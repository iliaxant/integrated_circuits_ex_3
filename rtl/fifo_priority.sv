==> flow/design.v <==
module fifo
#(
  parameter int N = 4,  
  parameter int M = 16  
)(
  input  logic         clk,
  input  logic         rst,
  input  logic [M-1:0] din,
  input  logic         write,
  output logic         full,
  output logic [M-1:0] dout,
  output logic         empty,
  input  logic         read
);
localparam W = $clog2(N);
logic[N-1:0][M-1:0] mem;
logic[W-1:0]        head, tail;
logic[W:0]          items;
logic[1:0] cmd;
assign cmd = {write, read}; 
always_ff @(posedge clk) begin
  if (rst) begin
    head  <= 'd0;
    tail  <= 'd0;
    items <= 'd0;
    mem   <= 'd0;
  end else begin
    case (cmd)
      2'b00: begin 
      end
      2'b01: begin
        if (!empty) begin  
          head  <= head  + 'd1;
          items <= items - 'd1;
        end
      end
      2'b10: begin
        if (!full) begin  
          mem[tail] <= din;
          tail      <= tail  + 'd1;
          items     <= items + 'd1;
        end
      end
      2'b11: begin  
        if (!full) begin
          mem[tail] <= din;
          tail      <= tail + 'd1;
        end
        if (!empty) begin
          head <= head + 'd1;
        end
      end
      default: begin
        head  <= 'd0;
        tail  <= 'd0;
        items <= 'd0;
      end
    endcase
    if (head == (N)) head <= 'd0;
    if (tail == (N)) tail <= 'd0;
  end
end
assign dout = mem[head]; 
assign full = (items == N); 
assign empty = (items == 0);
endmodule
module fifo_priority
#(
  parameter int DW    = 33,
  parameter int DEPTH = 5
)
(
  input  logic                clk,
  input  logic                rst,
  input  logic[DW-1:0]      data_in,
  input  logic              vld_i,
  output logic              rdy_o,
  output logic[DW-1:0]   data_out,
  output logic              vld_o,
  input  logic              rdy_i
);
logic[DW-1:0] hp_data, hp_data_out;
logic[DW-1:0] np_data, np_data_out;
logic hp_full, hp_empty;
logic np_full, np_empty;
logic hp_push, hp_pop;
logic np_push, np_pop;
assign hp_data = data_in;
assign np_data = data_in;
assign hp_push = vld_i & !hp_full & !np_full & data_in[DW-1];
assign np_push = vld_i & !hp_full & !np_full & !data_in[DW-1];
assign hp_pop = rdy_i & !hp_empty;
assign np_pop = rdy_i & !np_empty & hp_empty;
assign data_out = hp_empty ? np_data_out : hp_data_out;
fifo #(
  .N (DEPTH),
  .M (DW)
)
fifo_hp (
  .*,
  .din   (hp_data),
  .write (hp_push),
  .full  (hp_full),
  .dout  (hp_data_out),
  .empty (hp_empty),
  .read  (hp_pop)
);
fifo #(
  .N (DEPTH),
  .M (DW)
)
fifo_np (
  .*,
  .din   (np_data),
  .write (np_push),
  .full  (np_full),
  .dout  (np_data_out),
  .empty (np_empty),
  .read  (np_pop)
);
assign rdy_o = !(hp_full | np_full);
assign vld_o = (!hp_empty) | (!np_empty);
endmodule
== Reports on fifo_priority ==
The steps from the RTL of fifo_priority to its reports follow in flow order.
Line numbers count from 1 in the design file above.
Cell names lack the library's common part.
A cell with -- has no value.
Inputs
  design top: fifo_priority
  clock port: clk
  library: sky130hd
  corner: tt_025C_1v80

== Word-level counts ==
Source: Yosys, flattened and elaborated, memories not mapped. Widths are those after wreduce. Registers that Yosys merges into a memory's read port (data or address) are not register bits. Print and check cells do not count.
Bit counts
  bits in registers: 350
  output and inout bits: 35
  cells after elaboration: 118
Cells by class
  $add $sub $neg: 10
  multipliers: 4
  equality and inequality tests: 20
  shift-type cells: 6
  mux-type cells: 19
  bitwise operators: 17
  reductions and logical operators: 34
Operators with widths (number)
  165-bit two-way mux: 4
  165-bit AND: 2
  165-bit OR: 2
  165-bit by 32-bit indexed select with 33-bit output: 2
  165-bit inverter: 2
  33-bit by 33-bit variable shift with 165-bit output: 2
  33-bit by 33-bit variable shift with 165-bit output with constant A: 2
  3-bit by 6-bit multiplier with 9-bit output with constant B: 4
  32-bit negator with 33-bit output: 2
  33-bit two-way mux: 1
  3-bit two-way mux: 8
  2-bit OR reduction: 10
  2-bit != test with constant B: 8
  4-bit parallel mux with 2-bit select: 2
  4-bit two-way mux: 4
  2-bit AND reduction: 6
  2-bit nonzero test: 6
  3-bit by 1-bit adder with 3-bit output with constant B: 4
  3-bit equality test with constant B: 4
  2-bit equality test with constant B: 4
  4-bit by 1-bit adder with 4-bit output with constant B: 2
  4-bit by 1-bit subtractor with 4-bit output with constant B: 2
  4-bit by 3-bit equality test with 1-bit output with constant B: 2
  4-bit zero test: 2
  1-bit AND: 7
  1-bit zero test: 6
  3-bit AND reduction: 2
  2-bit by 1-bit equality test with 1-bit output with constant B: 2
Not listed: further kinds 3, cells in them 6.

== Depth ==
Yosys ltp: most cells in a row. Word level: on the elaborated netlist, between registers, memories and ports. Mapped: between sequential cells and ports; inverters and the memories' decode and read muxes count.
Logic depth
  depth after elaboration: 9
  ABC_AREA: 0
  gate-level depth with buffers: 11
  mapped depth without buffers: 9

== Synthesis result ==
Yosys stat after the flow's synthesis: flattened, memories mapped to cells. It holds for the ABC_AREA given above (unset counts as 0); a run with the other value may have another netlist.
Cell types
  dfxtp_1: number 350, total area 7006.72 sq um
  mux4_2: number 66, total area 1.49E+03 sq um
  a22o_1: number 160, total area 1.4E+03 sq um
  nand2_1: number 331, total area 1.24E+03 sq um
  a21oi_1: number 211, total area 1.06E+03 sq um
  clkbuf_1: number 123, total area 461.693 sq um
  a221oi_1: number 33, total area 289.027 sq um
  a22oi_1: number 33, total area 247.738 sq um
  ha_1: number 17, total area 212.704 sq um
  buf_2: number 21, total area 105.101 sq um
  nor2_1: number 25, total area 93.84 sq um
  buf_6: number 8, total area 90.086 sq um
  xnor2_1: number 7, total area 61.309 sq um
  a21o_1: number 8, total area 60.058 sq um
  mux2i_1: number 5, total area 50.048 sq um
  nor4b_4: number 2, total area 47.546 sq um
  nor3_1: number 9, total area 45.043 sq um
  nor4_4: number 2, total area 42.541 sq um
Other cell types: 34; their cells: 67.
Mapped netlist
  cells in the netlist: 1478
  synthesis area: 14492.6 sq um
  sequential part of the area: 7006.7 sq um
  flip-flop cells: 350
  buffers: 159
By module: a second synthesis without flattening, with its own total; a netlist apart from the flattened one above.
Second synthesis, totals
  cell total of the unflattened synthesis: 1447
  area total of the unflattened synthesis: 15020.7 sq um
Rows give one instance, submodules left out.
By module
  fifo: times used 2, cells 702, area 7221.9 sq um, seq. area 3503.4 sq um
  fifo_priority: times used 1, cells 43, area 576.8 sq um, seq. area 0.0 sq um

== Path before layout ==
Path of least setup slack by OpenSTA after synthesis, without wires, with an ideal clock, recovery checks aside; 20% of the period is set as input and as output delay. Where synthesis merged equal registers, the netlist keeps one of their names.
Path after synthesis
  path type: reg2out
  start point: register fifo_hp.head[0]
  end point: output data_out[10]
  period: 3.54 ns
  external output delay: 0.708 ns
  arrival time: 2.133 ns
  slack: 0.699 ns
  delay of the path: 2.133 ns
  stages: 6
  synthesis period reached: 2.841 ns
"delay of the path" = arrival - input delay + setup time.
A path that ends at an output port has no setup time.
"stages": output pins that drive a net of the path, with the launching flip-flop's if there is one; two outputs of one cell count as two.
"synthesis period reached" is the clock period less the worst setup slack; recovery checks do not enter. This is arithmetic on one report: input and output delays are still those of the set period (20% each).
The rows between start and end are the longest chain of elaborated cells between them; the timing report does not say that the signal goes this way. Where chains are equally long, one stands for them.
A line is the first line of the expression or statement that the cell stems from. Yosys adds cells for indexed reads and writes and turns some case tables into memories.
At most two assigning lines are given for a register; there are more.
On the way, after synthesis
  path through: dfxtp_1 -> clkbuf_1 -> buf_1 -> mux4_2 -> a221oi_1 -> a21oi_1
  length of the longest elaborated chain: 3
  elaborated cells on any way between the ends: 3
  RTL lines with such cells: 2
  those cells by class: mul: 1; shift: 1; mux: 1
RTL lines, path after synthesis
  start, declared: line 17  | logic[W-1:0]        head, tail;
  start, assigned: line 33  | head  <= head  + 'd1;
  start, assigned: line 50  | head <= head + 'd1;
  3-bit by 6-bit multiplier with 9-bit output: line 63  | assign dout = mem[head];
  165-bit by 32-bit indexed select with 33-bit output: line 63
  33-bit two-way mux: line 94  | assign data_out = hp_empty ? np_data_out : hp_data_out;
  end, declared: line 78  | output logic[DW-1:0]   data_out,

== Path in the finished layout ==
Path of least setup slack in the final report of stored run 1 (OpenROAD, finished layout, wires in). Where an end is a register, its clock arrival counts in the times.
Path after layout
  path type: reg2out
  start point: register fifo_hp.head[0]
  end point: output data_out[2]
  period: 5.44 ns
  external output delay: 1.09 ns
  arrival time: 3.92 ns
  slack: 0.43 ns
  stages: 7
The rows between start and end are the longest chain of elaborated cells between them; the timing report does not say that the signal goes this way. Where chains are equally long, one stands for them.
At most two assigning lines are given for a register; there are more.
On the way, after layout
  path through: dfxtp_1 -> clkbuf_1 -> buf_1 -> mux4_2 -> a221oi_1 -> a21oi_1 -> clkdlybuf4s50_1
  length of the longest elaborated chain: 3
  elaborated cells on any way between the ends: 3
  RTL lines with such cells: 2
  those cells by class: mul: 1; shift: 1; mux: 1
RTL lines, path after layout
  start, declared: line 17  | logic[W-1:0]        head, tail;
  start, assigned: line 33  | head  <= head  + 'd1;
  start, assigned: line 50  | head <= head + 'd1;
  3-bit by 6-bit multiplier with 9-bit output: line 63  | assign dout = mem[head];
  165-bit by 32-bit indexed select with 33-bit output: line 63
  33-bit two-way mux: line 94  | assign data_out = hp_empty ? np_data_out : hp_data_out;
  end, declared: line 78  | output logic[DW-1:0]   data_out,

==> runs of fifo_priority <==
Below are 2 stored runs of the flow (Yosys, OpenROAD; platform sky130hd) on fifo_priority, each with its settings and what was measured, unordered. Constraints: input delay and output delay 20% of the set period each, output load 0.01 pF.
By "achieved clock period" is meant the clock period of the run minus its worst setup slack. This is arithmetic on one report: input and output delays are still those of the set period (20% each).
"worst setup path time": the worst setup path's part of the clock period (all of it between registers, 20% less for each end at a port) less its slack. A launch clock that arrives late makes it longer, a capture clock that arrives late makes it shorter.
By "power" is meant OpenSTA's value without simulated activity: inputs other than the clock are taken to toggle once in ten clock periods, and the tool carries that through the logic.
[stored run 1] settings: period_ns=5.44, CORE_UTILIZATION=28, PLACE_DENSITY_LB_ADDON=0.21, CELL_PAD_IN_SITES_GLOBAL_PLACEMENT=1, ABC_AREA=0, GPL_TIMING_DRIVEN=0, GPL_ROUTABILITY_DRIVEN=1, CAP_MARGIN=20, MAX_ROUTING_LAYER=met5, CORE_MARGIN=2, SLEW_MARGIN=20
[stored run 1] result: chip area after synthesis (Yosys) 14492.6 sq um, die area 53594.6 sq um, standard-cell area of the final layout 17159.0 sq um, utilization 33.5%, worst setup slack after layout 0.431 ns, total negative slack 0.000 ns, worst hold slack 0.452 ns, power 8167 µW, achieved clock period 5.009 ns, worst setup path time 3.92 ns, worst setup path kind reg2out
[stored run 2] settings: period_ns=3.23, CORE_UTILIZATION=39, PLACE_DENSITY=0.42, CORE_ASPECT_RATIO=1.02, CORE_MARGIN=3, CELL_PAD_IN_SITES_GLOBAL_PLACEMENT=2, TNS_END_PERCENT=50, ABC_AREA=0, GPL_TIMING_DRIVEN=1, CTS_CLUSTER_DIAMETER=69, SLEW_MARGIN=20, MIN_ROUTING_LAYER=met1, CAP_MARGIN=20
[stored run 2] result: chip area after synthesis (Yosys) 14492.6 sq um, die area 39509.8 sq um, standard-cell area of the final layout 17717.0 sq um, utilization 48.9%, worst setup slack after layout 0.114 ns, total negative slack 0.000 ns, worst hold slack 0.446 ns, power 14343 µW, achieved clock period 3.116 ns, worst setup path time 2.47 ns, worst setup path kind reg2out
